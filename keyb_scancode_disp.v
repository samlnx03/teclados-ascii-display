==> flow/design.v <==
`timescale 1ns / 1ps
module conv_hex_7seg(
    input [3:0] hex,
    output reg [7:0] sieteseg_a2g_dp
    );
	 always @(*) begin
		 case (hex)
					4'b0000: sieteseg_a2g_dp=8'b0000_0011;
					4'd1: sieteseg_a2g_dp=8'b1001_1111;
					4'd2: sieteseg_a2g_dp=8'b0010_0101;
					4'd3: sieteseg_a2g_dp=8'b0000_1101;
					4'd4: sieteseg_a2g_dp=8'b1001_1001;
					4'd5: sieteseg_a2g_dp=8'b0100_1001;
					4'd6: sieteseg_a2g_dp=8'b1100_0001;
					4'd7: sieteseg_a2g_dp=8'b0001_1111;
					4'd8: sieteseg_a2g_dp=8'b0000_0001;
					4'd9: sieteseg_a2g_dp=8'b0001_1001;
					4'ha: sieteseg_a2g_dp=8'b0001_0001;
					4'hb: sieteseg_a2g_dp=8'b1100_0001;
					4'hc: sieteseg_a2g_dp=8'b0110_0011;
					4'hd: sieteseg_a2g_dp=8'b1000_0101;
					4'he: sieteseg_a2g_dp=8'b0110_0001;
					4'hf: sieteseg_a2g_dp=8'b0111_0001;
					default: sieteseg_a2g_dp=8'hff;
		 endcase
    end
endmodule
`timescale 1ns / 1ps
module display4mux(
    input reset,
	 input reloj, load,
	 input [7:0] datai,
	 input [1:0] bufdestino,
    output reg [7:0] disp_7seg_a_g_dp,
	 output reg [3:0] anodos
    );
	reg[20:0] divisor;	 
	reg [7:0] buff[3:0];  
	reg [1:0] cero_tres=2'b00;
	always @(posedge reloj) begin
		divisor<=divisor+1;
	end
	assign anodosctrl={divisor[15],divisor[14]};	  
	always @(posedge reloj)
			disp_7seg_a_g_dp <= buff[anodosctrl];
	always @(*)
		case(anodosctrl)
			2'd0: anodos=4'b1110; 
			2'd1: anodos=4'b1101; 
			2'd2: anodos=4'b1011; 
			2'd3: anodos=4'b0111; 
			default: anodos=4'b1111;
		endcase
	always @(posedge reloj) begin
		if(reset | (|cero_tres)) begin
			buff[cero_tres]<=8'b11111110;
			cero_tres<=cero_tres+1;
		end
		else if(load) 
			buff[bufdestino] <= datai;
	end
endmodule
`timescale 1ns / 1ps
module keyb_scancode_disp(
	input reset,	 
	input reloj,	 
	input [7:0] scancode, valid_scan_code,
	output [7:0] disp_7seg_a_g_dp,   
	output [3:0] anodos					 
    );
	 reg load=1'b0; 			 
	 reg state=2'b00;			 
	 reg [3:0] nible;			 
	 reg [1:0] bufdestino =2'b00;  
	 wire [7:0] sevenSegAGdp;
	 always@(posedge reloj) begin
		if(reset) begin
			state<=2'b00;
			load<=1'b0;
		end
		else if(valid_scan_code) begin
			case (state)
			2'b00: begin
				nible<=scancode[3:0];
				bufdestino<=2'b00;
				load<=1'b1;
				state<=2'b01;
				end
			2'b01: begin
				nible<=scancode[7:4];
				bufdestino<=2'b01;
				load<=1;
				state<=2'b10;
				end
			default: begin
					load<=1'b0;
			end
			endcase
		end
		else begin
			state<=2'b00;
			load<=1'b0;
		end
	 end
	 conv_hex_7seg h7s(nible, sevenSegAGdp);
	 display4mux display(reset, reloj, load, sevenSegAGdp, bufdestino, disp_7seg_a_g_dp, anodos);
endmodule
* Step by step through the tools: keyb_scancode_disp *
Tool output for the design above, in the order of the flow.
Line numbers count from 1 in the design file above.
Operators carry their Yosys type and port widths (W data, S select, Z words).
Not given: --

design
  design top = keyb_scancode_disp
  clock input = reloj
  standard-cell library = sky130hd
  library corner = tt_025C_1v80

* After elaboration *
Yosys after proc, flatten, opt, wreduce and memory -nomap, before mapping. Print and check cells are not counted. Equal cells are merged and count once.
Memory sizes are those after Yosys's memory passes, which may raise the word count (mostly to a power of two), join words into wider ones and drop unused or constant bits.

bit counts
  register bits = 31
  output and inout bits = 12
  input port bits = 18
  memories kept = 2
  clocked read ports x word width = 15
  word-level cells = 36
  memory bits (read-only) = 112
  latch bits = 0
  bits in writable memories = 32

cells by class
  $mul = 0
  bitwise gates (word level) = 5
  eq/ne operators = 0
  $lt $le $gt $ge = 0
  reductions and logical operators = 5
  muxes and demuxes = 16
  shift-type cells = 0
  div/mod/pow operators = 0
  add/subtract/negate cells = 2

memory list
  memory           words  bits a word  read ports  wr ports  line  RTL
  (no name shown)  16     7            1           0         7     case (hex)
  display.buff     4      8            1           1         38    reg [7:0] buff[3:0];

operators with widths
  operator                 number
  $mux W8                  3
  $add A21 B1 Y21 const B  1
  $pmux W4 S2              2
  $reduce_bool A8 Y1       1
  $reduce_or A8 Y1         1
  $mux W2                  4
  $not A1 Y1               4
  $reduce_or A2 Y1         2
  $pmux W2 S2              1
  $mux W4                  1
  $mux W1                  4
  $add A2 B1 Y2 const B    1
  $reduce_and A2 Y1        1
  $pmux W1 S2              1
  $or A1 B1 Y1             1

* Longest topological paths *
Longest topological path by Yosys (ltp), each cell counted once; first at word level (registers and memories cut), then after technology mapping (sequential cells cut; the memories' decode and read muxes count).

depth
  depth in word-level cells = 5
  ABC_AREA = 0
  mapped depth = 12

* Netlist *
The flow's flattened synthesis, as Yosys stat reports it; memories are mapped. The netlist is that of the ABC_AREA named above (0 if unset); the other value can give another one.

synthesis totals
  synthesis area = 2284.7 µm²
  cells in the netlist = 189
  flip-flop cells = 55
  buffer cells = 7

cells by type
  cell type                  number  area in all (µm²)
  sky130_fd_sc_hd__edfxtp_1  23      690.662
  sky130_fd_sc_hd__dfxtp_1   32      640.614
  sky130_fd_sc_hd__mux2_2    13      146.39
  sky130_fd_sc_hd__ha_1      7       87.584
  sky130_fd_sc_hd__xnor2_1   8       70.067
  sky130_fd_sc_hd__mux2i_1   6       60.058
  sky130_fd_sc_hd__nand2_1   14      52.55
  sky130_fd_sc_hd__or2_2     8       50.048
  sky130_fd_sc_hd__inv_1     13      48.797
  sky130_fd_sc_hd__xor2_1    5       43.792
  sky130_fd_sc_hd__nand3_1   6       30.029
  sky130_fd_sc_hd__nor2_1    7       26.275
  sky130_fd_sc_hd__nor4_2    2       25.024
  sky130_fd_sc_hd__a211oi_1  3       22.522
  sky130_fd_sc_hd__buf_4     3       22.522
  sky130_fd_sc_hd__o21ai_0   4       20.019
  sky130_fd_sc_hd__and3_1    3       18.768
  sky130_fd_sc_hd__nor2b_1   3       18.768

Not listed: further types 20, cells in them 29.
By module: a second synthesis without flattening, with its own total; a netlist apart from the flattened one above.

unflattened totals
  cell total of the unflattened synthesis = 157
  area (unflattened synthesis) = 2006.9 µm²

Rows give one instance, submodules left out.

modules
  module              cells  seq. area (µm²)  times used  area (µm²)
  display4mux         108    1001.0           1           1486.4
  keyb_scancode_disp  17     190.2            1           269.0
  conv_hex_7seg       32     0.0              1           251.5

* Path before layout *
Source: OpenSTA report_checks on the synthesized netlist (no wires, ideal clock, input and output delay 20% of the period each), path of least setup slack; recovery checks are left aside. Register names are those of the netlist, which keeps one name where synthesis merged equal registers.

path post-synthesis
  kind = input-to-reg
  start point = in valid_scan_code[1]
  end point = reg (no name shown)
  stages on the path = 8
  path buffers = 1
  external input delay = 0.774 ns
  launch time at the first pin = 0.774 ns
  setup time = 0.091 ns
  path slack = 1.340 ns
  period = 3.87 ns
  path delay = 1.756 ns
  arrival time = 2.439 ns
  synthesis period reached = 2.53 ns

"path delay" is the arrival time less input delay plus setup time.
"stages on the path" counts driving pins, that of a launching flip-flop among them; a cell with two outputs on the path counts twice.
"synthesis period reached" is the clock period less the worst setup slack; recovery checks do not enter. This is arithmetic on one report: input and output delays are still those of the set period (20% each).
The rows between start and end are the longest chain of elaborated cells between them; the timing report does not say that the signal goes this way. Where chains are equally long, one stands for them.
Each line given opens the expression or statement behind the cell; cells for indexed reads and writes are added by Yosys, which also makes memories of some case tables.

between the ends, post-synthesis
  cells stage by stage = sky130_fd_sc_hd__nor4_2 > sky130_fd_sc_hd__a21oi_2 > sky130_fd_sc_hd__buf_2 > sky130_fd_sc_hd__a21o_1 > sky130_fd_sc_hd__ha_1 > sky130_fd_sc_hd__a21oi_1 > sky130_fd_sc_hd__a221oi_2 > sky130_fd_sc_hd__a311oi_1
  cells in the longest elaborated chain = 3
  elaborated cells on any way between the ends = 3

RTL lines, path post-synthesis
  element             line  RTL
  start, declared     67    input [7:0] scancode, valid_scan_code,
  $reduce_bool A8 Y1  81    else if(valid_scan_code) begin
  $reduce_and A2 Y1   --
  $mux W4             --

* Path in the finished layout *
From the final timing report of entry A: the path of least setup slack in the routed layout; clock arrival at registers is part of the times.

path post-layout
  kind = input-to-reg
  start point = in valid_scan_code[7]
  end point = reg (no name shown)
  external input delay = 0.32 ns
  setup time = 0.12 ns
  stages on the path = 9
  path slack = -0.30 ns
  arrival time = 2.07 ns
  launch time at the first pin = 0.32 ns
  path buffers = 2
  period = 1.58 ns

The rows between start and end are the longest chain of elaborated cells between them; the timing report does not say that the signal goes this way. Where chains are equally long, one stands for them.

between the ends, post-layout
  cells stage by stage = sky130_fd_sc_hd__clkdlybuf4s15_2 > sky130_fd_sc_hd__nor4_4 > sky130_fd_sc_hd__a21oi_4 > sky130_fd_sc_hd__mux2_4 > sky130_fd_sc_hd__inv_6 > sky130_fd_sc_hd__ha_4 > sky130_fd_sc_hd__buf_6 > sky130_fd_sc_hd__a221oi_4 > sky130_fd_sc_hd__a311oi_2
  cells in the longest elaborated chain = 3
  elaborated cells on any way between the ends = 3

RTL lines, path post-layout
  element             line  RTL
  start, declared     67    input [7:0] scancode, valid_scan_code,
  $reduce_bool A8 Y1  81    else if(valid_scan_code) begin
  $reduce_and A2 Y1   --
  $mux W4             --

## Implementation results

Flow measurements of keyb_scancode_disp on sky130hd: 2 stored runs with different settings, listed in no order. Input and output delays are each 20% of the period that was set; the output load is 0.01 pF.
"achieved clock period (ns)" = clock period - worst setup slack. The figure is calculated, with input and output delays left at 20% of the set period.
By "worst setup path time (ns)" is meant the share of the clock period that the worst setup path is allowed (20% is reserved at inputs, 20% at outputs), minus its slack. Clock arrival times at its registers enter into it.
"finish__power__total" is the tool's figure for a default switching activity; nothing was simulated.

settings of entry A
{
  "period_ns": 1.58,
  "CORE_UTILIZATION": 59,
  "SETUP_SLACK_MARGIN": -0.09,
  "HOLD_SLACK_MARGIN": 0.12,
  "CORE_ASPECT_RATIO": 0.7,
  "CORE_MARGIN": 8,
  "GPL_TIMING_DRIVEN": 0,
  "CTS_CLUSTER_SIZE": 55,
  "SLEW_MARGIN": 0,
  "MAX_ROUTING_LAYER": "met5",
  "CAP_MARGIN": 20
}
report of entry A
yosys chip area after synthesis (um^2): 2284.7
finish__design__die__area: 6151.4
finish__design__instance__area__stdcell: 3158.0
finish__design__instance__utilization: 0.8251
finish__timing__setup__ws: -0.305
finish__timing__setup__tns: -2.426
finish__timing__hold__ws: 0.434
finish__power__total: 3.513e-03
achieved clock period (ns): 1.885
worst setup path time (ns): 1.57
worst setup path kind: input-to-reg

settings of entry B
{
  "period_ns": 2.09,
  "CORE_UTILIZATION": 43,
  "SETUP_SLACK_MARGIN": 0.04,
  "PLACE_DENSITY_LB_ADDON": 0.03,
  "CORE_ASPECT_RATIO": 0.76,
  "CELL_PAD_IN_SITES_GLOBAL_PLACEMENT": 1,
  "CELL_PAD_IN_SITES_DETAIL_PLACEMENT": 1,
  "ABC_AREA": 0,
  "CTS_CLUSTER_DIAMETER": 324,
  "CAP_MARGIN": 20,
  "CORE_MARGIN": 2,
  "SLEW_MARGIN": 20
}
report of entry B
yosys chip area after synthesis (um^2): 2284.7
finish__design__die__area: 5917.6
finish__design__instance__area__stdcell: 3074.2
finish__design__instance__utilization: 0.5902
finish__timing__setup__ws: 0.085
finish__timing__setup__tns: 0.000
finish__timing__hold__ws: 0.427
finish__power__total: 2.569e-03
achieved clock period (ns): 2.005
worst setup path time (ns): 1.59
worst setup path kind: input-to-reg
